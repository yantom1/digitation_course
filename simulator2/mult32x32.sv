==> flow/design.v <==
module mult32x32 (
    input logic clk,             
    input logic reset,           
    input logic start,           
    input logic [31:0] a,        
    input logic [31:0] b,        
    output logic busy,           
    output logic [63:0] product  
);
    logic [1:0] a_sel;     
    logic b_sel;          
    logic [2:0] shift_sel;
    logic upd_prod;
    logic clr_prod;
mult32x32_fsm fsm_u(
    .clk(clk),
    .reset(reset),
    .start(start),
    .busy(busy),
    .a_sel(a_sel),
    .b_sel(b_sel),
    .shift_sel(shift_sel),
    .upd_prod(upd_prod),
    .clr_prod(clr_prod)
);
mult32x32_arith arith_u(
    .clk(clk),
    .reset(reset),
    .a(a),
    .b(b),
    .a_sel(a_sel),
    .b_sel(b_sel),
    .shift_sel(shift_sel),
    .upd_prod(upd_prod),
    .clr_prod(clr_prod),
    .product(product)
);
endmodule
module mult32x32_arith (
    input logic clk,              
    input logic reset,            
    input logic [31:0] a,         
    input logic [31:0] b,         
    input logic [1:0] a_sel,      
    input logic b_sel,            
    input logic [2:0] shift_sel,  
    input logic upd_prod,         
    input logic clr_prod,         
    output logic [63:0] product   
);
logic [7:0] a_out;
logic [15:0] b_out;
logic [23:0] mult_to_shifter;
logic [63:0] shifter_to_adder;
logic [63:0] adder;
always_comb begin
    case (a_sel)
        2'b00: begin
            a_out = a[7:0];
        end 
        2'b01: begin
            a_out = a[15:8];
        end 
        2'b10: begin
            a_out = a[23:16];
        end 
        2'b11: begin
            a_out = a[31:24];
        end 
    endcase
end
always_comb begin
    case (b_sel)
        1'b0: begin
            b_out = b[15:0];
        end 
        1'b1: begin
            b_out = b[31:16];
        end 
    endcase
end
always_comb begin
    mult_to_shifter = a_out*b_out;
    case (shift_sel)
        3'b001: begin
            shifter_to_adder = mult_to_shifter << 8;
        end 
        3'b010: begin
            shifter_to_adder = mult_to_shifter << 16;
        end 
        3'b011: begin
            shifter_to_adder = mult_to_shifter << 24;
        end 
        3'b100: begin
            shifter_to_adder = mult_to_shifter << 32;
        end 
        3'b101: begin
            shifter_to_adder = mult_to_shifter << 40;
        end
        default: begin
            shifter_to_adder = mult_to_shifter;
        end 
    endcase
    adder = product + shifter_to_adder;
end
always_ff @(posedge clk, posedge reset) begin
    if (reset == 1'b1) begin
       product <= 64'b0;
    end
    else begin
        if(clr_prod == 1'b1) begin
            product <= 64'b0;
        end 
        else if(upd_prod == 1'b1) begin
            product <= adder;  
        end
    end
end
endmodule
module mult32x32_fsm (
    input logic clk,               
    input logic reset,             
    input logic start,             
    output logic busy,             
    output logic [1:0] a_sel,      
    output logic b_sel,            
    output logic [2:0] shift_sel,  
    output logic upd_prod,         
    output logic clr_prod          
);
typedef enum {
    idle_st,
    AC,
    AD,
    AE,
    AF,
    BC,
    BD,
    BE,
    BF
  } sm_type;
sm_type current_state;
sm_type next_state;
always_ff @(posedge clk, posedge reset) begin
    if (reset == 1'b1) begin
        current_state <= idle_st;
    end
    else begin
        current_state <= next_state;
    end
end
always_comb begin
    next_state = current_state;
    upd_prod = 1'b0;
    clr_prod = 1'b0;
    a_sel = 2'd0;
    b_sel = 1'b0;
    shift_sel = 3'b000;
    busy = 1'b0;
    case(current_state)
        idle_st: begin
            if(start == 1'b1) begin
                next_state = AC;
                clr_prod = 1'b1;   
                end 
        end   
        AC: begin
            busy = 1'b1;
            upd_prod = 1'b1;
            next_state = AD;
        end
        AD: begin
            a_sel = 2'b01;
            shift_sel = 3'b001;
            busy = 1'b1;
            upd_prod = 1'b1;
            next_state = AE;
        end
        AE: begin
            a_sel = 2'b10;
            shift_sel = 3'b010;
            busy = 1'b1;
            upd_prod = 1'b1;
            next_state = AF;
        end
        AF: begin
            a_sel = 2'b11;
            shift_sel = 3'b011;
            busy = 1'b1;
            upd_prod = 1'b1;
            next_state = BC;
        end
        BC: begin
            b_sel = 1'b1;
            shift_sel = 3'b010;
            busy = 1'b1;
            upd_prod = 1'b1;
            next_state = BD;
        end
        BD: begin
            a_sel = 2'b01;
            b_sel = 1'b1;
            shift_sel = 3'b011;
            busy = 1'b1;
            upd_prod = 1'b1;
            next_state = BE;
        end
        BE: begin
            a_sel = 2'b10;
            b_sel = 1'b1;
            shift_sel = 3'b100;
            busy = 1'b1;
            upd_prod = 1'b1;
            next_state = BF;
        end
        BF: begin
            a_sel = 2'b11;
            b_sel = 1'b1;
            shift_sel = 3'b101;
            busy = 1'b1;
            upd_prod = 1'b1;
            next_state = idle_st;
        end
    endcase
end
endmodule
== Reports on mult32x32 ==
What the tools print for mult32x32, step after step.
Line numbers count from 1 in the design file above.
Cell names lack the library's common part.
The mark -- stands for no value.

* Top: mult32x32
* Clock: clk
* Standard-cell library: sky130hd
* Timing corner: tt_025C_1v80

== Word-level counts ==
Counts by Yosys on the flattened word-level netlist (proc, flatten, opt, wreduce; memories kept). Register bits leave out memories and registers merged into their read ports (data or address). Print and check cells are left out. Cells with the same type and inputs are merged into one.

* $add $sub $neg: 1
* Multipliers: 1
* Equal/unequal tests: 17
* Muxes and demuxes: 13
* Bitwise operators: 1
* Reduce/logical cells: 12

{| class="wikitable"
|+ Operators with widths
! operator !! count
|-
| 64-bit case mux with 5-bit select || 1
|-
| 32-bit case mux with 9-bit select || 1
|-
| 8-bit by 16-bit multiplier with 24-bit output || 1
|-
| 32-bit by 3-bit equality test with 1-bit output with constant B || 4
|-
| 64-bit two-way mux || 2
|-
| 32-bit by 2-bit equality test with 1-bit output with constant B || 2
|-
| 64-bit adder || 1
|-
| 32-bit by 1-bit equality test with 1-bit output with constant B || 1
|-
| 32-bit by 4-bit equality test with 1-bit output with constant B || 1
|-
| 32-bit logical NOT || 1
|-
| 16-bit case mux with 2-bit select || 1
|-
| 8-bit case mux with 4-bit select || 1
|-
| 32-bit two-way mux || 1
|-
| 3-bit case mux with 5-bit select || 1
|-
| 2-bit OR reduction || 5
|-
| 9-bit nonzero test || 1
|-
| 8-bit OR reduction || 1
|-
| 3-bit by 2-bit equality test with 1-bit output with constant B || 2
|-
| 3-bit equality test with constant B || 2
|-
| 2-bit case mux with 3-bit select || 1
|-
| 2-bit equality test with constant B || 2
|-
| 4-bit OR reduction || 1
|-
| 1-bit two-way mux || 4
|-
| 3-bit by 1-bit equality test with 1-bit output with constant B || 1
|-
| 2-bit by 1-bit equality test with 1-bit output with constant B || 1
|-
| 2-bit != test with constant B || 1
|-
| 2-bit logical NOT || 1
|-
| 2-bit AND reduction || 1
|}

Not listed: further kinds 2, cells in them 2.

* Flip-flop bits (word level): 96
* Input port bits: 67
* Output and inout port bits: 65
* Cells after elaboration: 47

== Logic depth ==
Depth = most cells in a row (Yosys ltp): at word level without a register or memory, in the mapped netlist without a sequential cell, where the memories' decode and read muxes count.

* Depth after elaboration: 10
* ABC_AREA: 1
* Depth in mapped cells: 45
* Gate-level depth less buffers: 45

== After synthesis ==
Source: synth_stat.txt of the flow (Yosys; design flattened, memories mapped). It holds for the ABC_AREA given above (unset counts as 0); a run with the other value may have another netlist.
Totals and module areas in this step are rounded.

* Cells in the netlist: 2091
* Mapped area: 13100 µm²
* Sequential part of the area: 1828 µm²
* Mapped flip-flops: 73
* Buffers: 32

{| class="wikitable"
|+ Cells by type
! cell !! count !! area in all (µm²)
|-
| nand2_1 || 561 || 2105.77
|-
| dfrtp_1 || 72 || 1.8E+03
|-
| fa_1 || 85 || 1.7E+03
|-
| ha_1 || 107 || 1.34E+03
|-
| inv_1 || 336 || 1261.21
|-
| nor2_1 || 321 || 1.2E+03
|-
| nand3_1 || 122 || 610.586
|-
| a21oi_1 || 118 || 590.566
|-
| o21ai_0 || 106 || 530.509
|-
| o21bai_1 || 30 || 225.216
|-
| nand4_1 || 21 || 131.376
|-
| o221ai_1 || 15 || 131.376
|-
| o22ai_1 || 21 || 131.376
|-
| xor2_1 || 11 || 96.342
|-
| nor3_4 || 5 || 81.328
|-
| nor3_1 || 16 || 80.077
|-
| buf_4 || 9 || 67.565
|-
| o21ai_2 || 7 || 61.309
|}

Other cell types: 37; their cells: 128.

== Worst setup path after synthesis ==
OpenSTA on the mapped netlist: ideal clock, no wires. The path of least setup slack (recovery checks aside). Input and output delay are each 20% of the period. Register names are those of the netlist, which keeps one name where synthesis merged equal registers.

* Path kind: input port to flip-flop
* From: in a[12]
* To: reg (no name shown)
* Period: 21400 ps
* External input delay: 4280 ps
* Setup time: 118 ps
* Launch time at the first pin: 4280 ps
* Arrival time: 9905 ps
* Data required time: 21282 ps
* Setup slack: 11377 ps
* Path delay: 5743 ps
* Stages on the path: 30
* Path buffers: 2
* Period reached after synthesis: 10023 ps

"path delay" is the arrival time less input delay plus setup time.
"stages on the path": output pins that drive a net of the path, with the launching flip-flop's if there is one; two outputs of one cell count as two.
"period reached after synthesis" is the clock period less the worst setup slack; recovery checks do not enter. This is arithmetic on one report: input and output delays are still those of the set period (20% each).
Between the ends stands the longest chain of elaborated cells between them, by number of cells; it is not shown to be the way that was timed. Of several equally long chains one is given.
A line is the first line of the expression or statement that the cell stems from. Yosys adds cells for indexed reads and writes and turns some case tables into memories.

* Path through: a221oi_1 nand2_1 o21ai_2 buf_4 nor2_1 fa_1 fa_1 fa_1 inv_1 fa_1 inv_1 ha_1 a21oi_1 a21boi_0 nand3_1 or2_1 clkbuf_1 nand3_1 o21ai_0 o21bai_1 ha_1 a21oi_1 o21ai_0 inv_1 nand2_1 a21oi_1 nand3_1 or2_2 nand3_1 nand2_1
* Cells in the longest elaborated chain: 6
* Elaborated cells on any way between the ends: 6
* RTL lines with such cells: 6
* Classes of those cells: 1 x add/sub; 1 x mul; 4 x mux

{| class="wikitable"
|+ Ends and longest elaborated chain, after synthesis
! item !! RTL line !! source
|-
| start: declaration || 5 || <nowiki>input logic [31:0] a,</nowiki>
|-
| 8-bit case mux with 4-bit select || 57 || <nowiki>case (a_sel)</nowiki>
|-
| 8-bit by 16-bit multiplier with 24-bit output || 83 || <nowiki>mult_to_shifter = a_out*b_out;</nowiki>
|-
| 64-bit case mux with 5-bit select || 84 || <nowiki>case (shift_sel)</nowiki>
|-
| 64-bit adder || 104 ||
|-
| 64-bit two-way mux || 114 || <nowiki>else if(upd_prod == 1'b1) begin</nowiki>
|-
| 64-bit two-way mux || 111 || <nowiki>if(clr_prod == 1'b1) begin</nowiki>
|-
| end: assignment || 112 ||
|-
| end: assignment || 115 ||
|-
| end: declaration || 49 ||
|}

== Path in the finished layout ==
Path of least setup slack in the final report of flow run 2 (OpenROAD, finished layout, wires in). Where an end is a register, its clock arrival counts in the times.
The report prints the path's times to 10 ps; the period is as set.

* Path kind: input port to flip-flop
* From: in a[14]
* To: reg (no name shown)
* Period: 8290 ps
* External input delay: 1660 ps
* Setup time: 110 ps
* Launch time at the first pin: 1660 ps
* Arrival time: 8310 ps
* Data required time: 8540 ps
* Setup slack: 230 ps
* Stages on the path: 35
* Path buffers: 4

Between the ends stands the longest chain of elaborated cells between them, by number of cells; it is not shown to be the way that was timed. Of several equally long chains one is given.

* Path through: clkdlybuf4s50_1 a221oi_2 nand2_1 o21ai_4 buf_6 buf_4 nor2_1 fa_1 fa_1 fa_1 inv_1 fa_1 inv_1 ha_2 nand2_2 inv_1 nand2_1 nand3_2 a211oi_2 nand4_1 buf_4 nand3_1 o221ai_1 ha_2 nand2_4 nor2_4 inv_1 nor2_1 inv_1 nor4_2 nand2_1 nand3_1 nand2_1 nand3_1 nand2_1
* Cells in the longest elaborated chain: 6
* Elaborated cells on any way between the ends: 6
* RTL lines with such cells: 6
* Classes of those cells: 1 x add/sub; 1 x mul; 4 x mux

{| class="wikitable"
|+ Ends and longest elaborated chain, after layout
! item !! RTL line !! source
|-
| start: declaration || 5 || <nowiki>input logic [31:0] a,</nowiki>
|-
| 8-bit case mux with 4-bit select || 57 || <nowiki>case (a_sel)</nowiki>
|-
| 8-bit by 16-bit multiplier with 24-bit output || 83 || <nowiki>mult_to_shifter = a_out*b_out;</nowiki>
|-
| 64-bit case mux with 5-bit select || 84 || <nowiki>case (shift_sel)</nowiki>
|-
| 64-bit adder || 104 ||
|-
| 64-bit two-way mux || 114 || <nowiki>else if(upd_prod == 1'b1) begin</nowiki>
|-
| 64-bit two-way mux || 111 || <nowiki>if(clr_prod == 1'b1) begin</nowiki>
|-
| end: assignment || 112 ||
|-
| end: assignment || 115 ||
|-
| end: declaration || 49 ||
|}

Subject: mult32x32 on sky130hd, stored results

Hello all,

mult32x32 through Yosys and OpenROAD on sky130hd: 2 stored runs, unordered, with their settings and measured results. The constraints put input and output delay at 20% of the set period each and load the outputs with 0.01 pF.
"reached clock period" = clock period - worst setup slack. The figure is calculated, with input and output delays left at 20% of the set period.
"time used up by the worst setup path" is the time allowed to the run's worst setup path (the clock period less input and output delay, where it has them) less its slack. Clock arrival times count: a late capture clock shortens it, a late launch clock lengthens it.
"time used up by the worst setup path" is given in steps of 10 ps.
The measured numbers are rounded.

=== Flow run 1 ===
{| class="wikitable"
! Setting !! Value
|-
| period_ns || 12.5
|-
| CORE_UTILIZATION || 54
|-
| SETUP_SLACK_MARGIN || -0.93
|-
| CELL_PAD_IN_SITES_GLOBAL_PLACEMENT || 1
|-
| CELL_PAD_IN_SITES_DETAIL_PLACEMENT || 2
|-
| ABC_AREA || 0
|-
| CTS_CLUSTER_SIZE || 55
|-
| CTS_CLUSTER_DIAMETER || 324
|-
| CAP_MARGIN || 15
|-
| SLEW_MARGIN || 30
|-
| CORE_MARGIN || 2
|}
Unfinished; error DPL-0033 in placement.

=== Flow run 2 ===
{| class="wikitable"
! Setting !! Value
|-
| period_ns || 8.29
|-
| CORE_UTILIZATION || 18
|-
| PLACE_DENSITY || 0.75
|-
| CORE_MARGIN || 6
|-
| TNS_END_PERCENT || 80
|-
| ABC_AREA || 1
|-
| GPL_TIMING_DRIVEN || 0
|-
| CTS_CLUSTER_SIZE || 53
|-
| MAX_ROUTING_LAYER || met5
|-
| CAP_MARGIN || 20
|-
| SLEW_MARGIN || 20
|-
! Result !! Value
|-
| Yosys chip area after synthesis || 13100 µm²
|-
| Die outline area || 79370 µm²
|-
| Standard-cell area after layout || 18310 µm²
|-
| Utilization in the final report || 25.5 %
|-
| Lowest setup slack || 232 ps
|-
| Summed negative setup slack || 0 ps
|-
| Post-route worst hold slack || 418 ps
|-
| Reached clock period || 8058 ps
|-
| Time used up by the worst setup path || 6400 ps
|-
| Worst path kind || input port to flip-flop
|}

Thanks
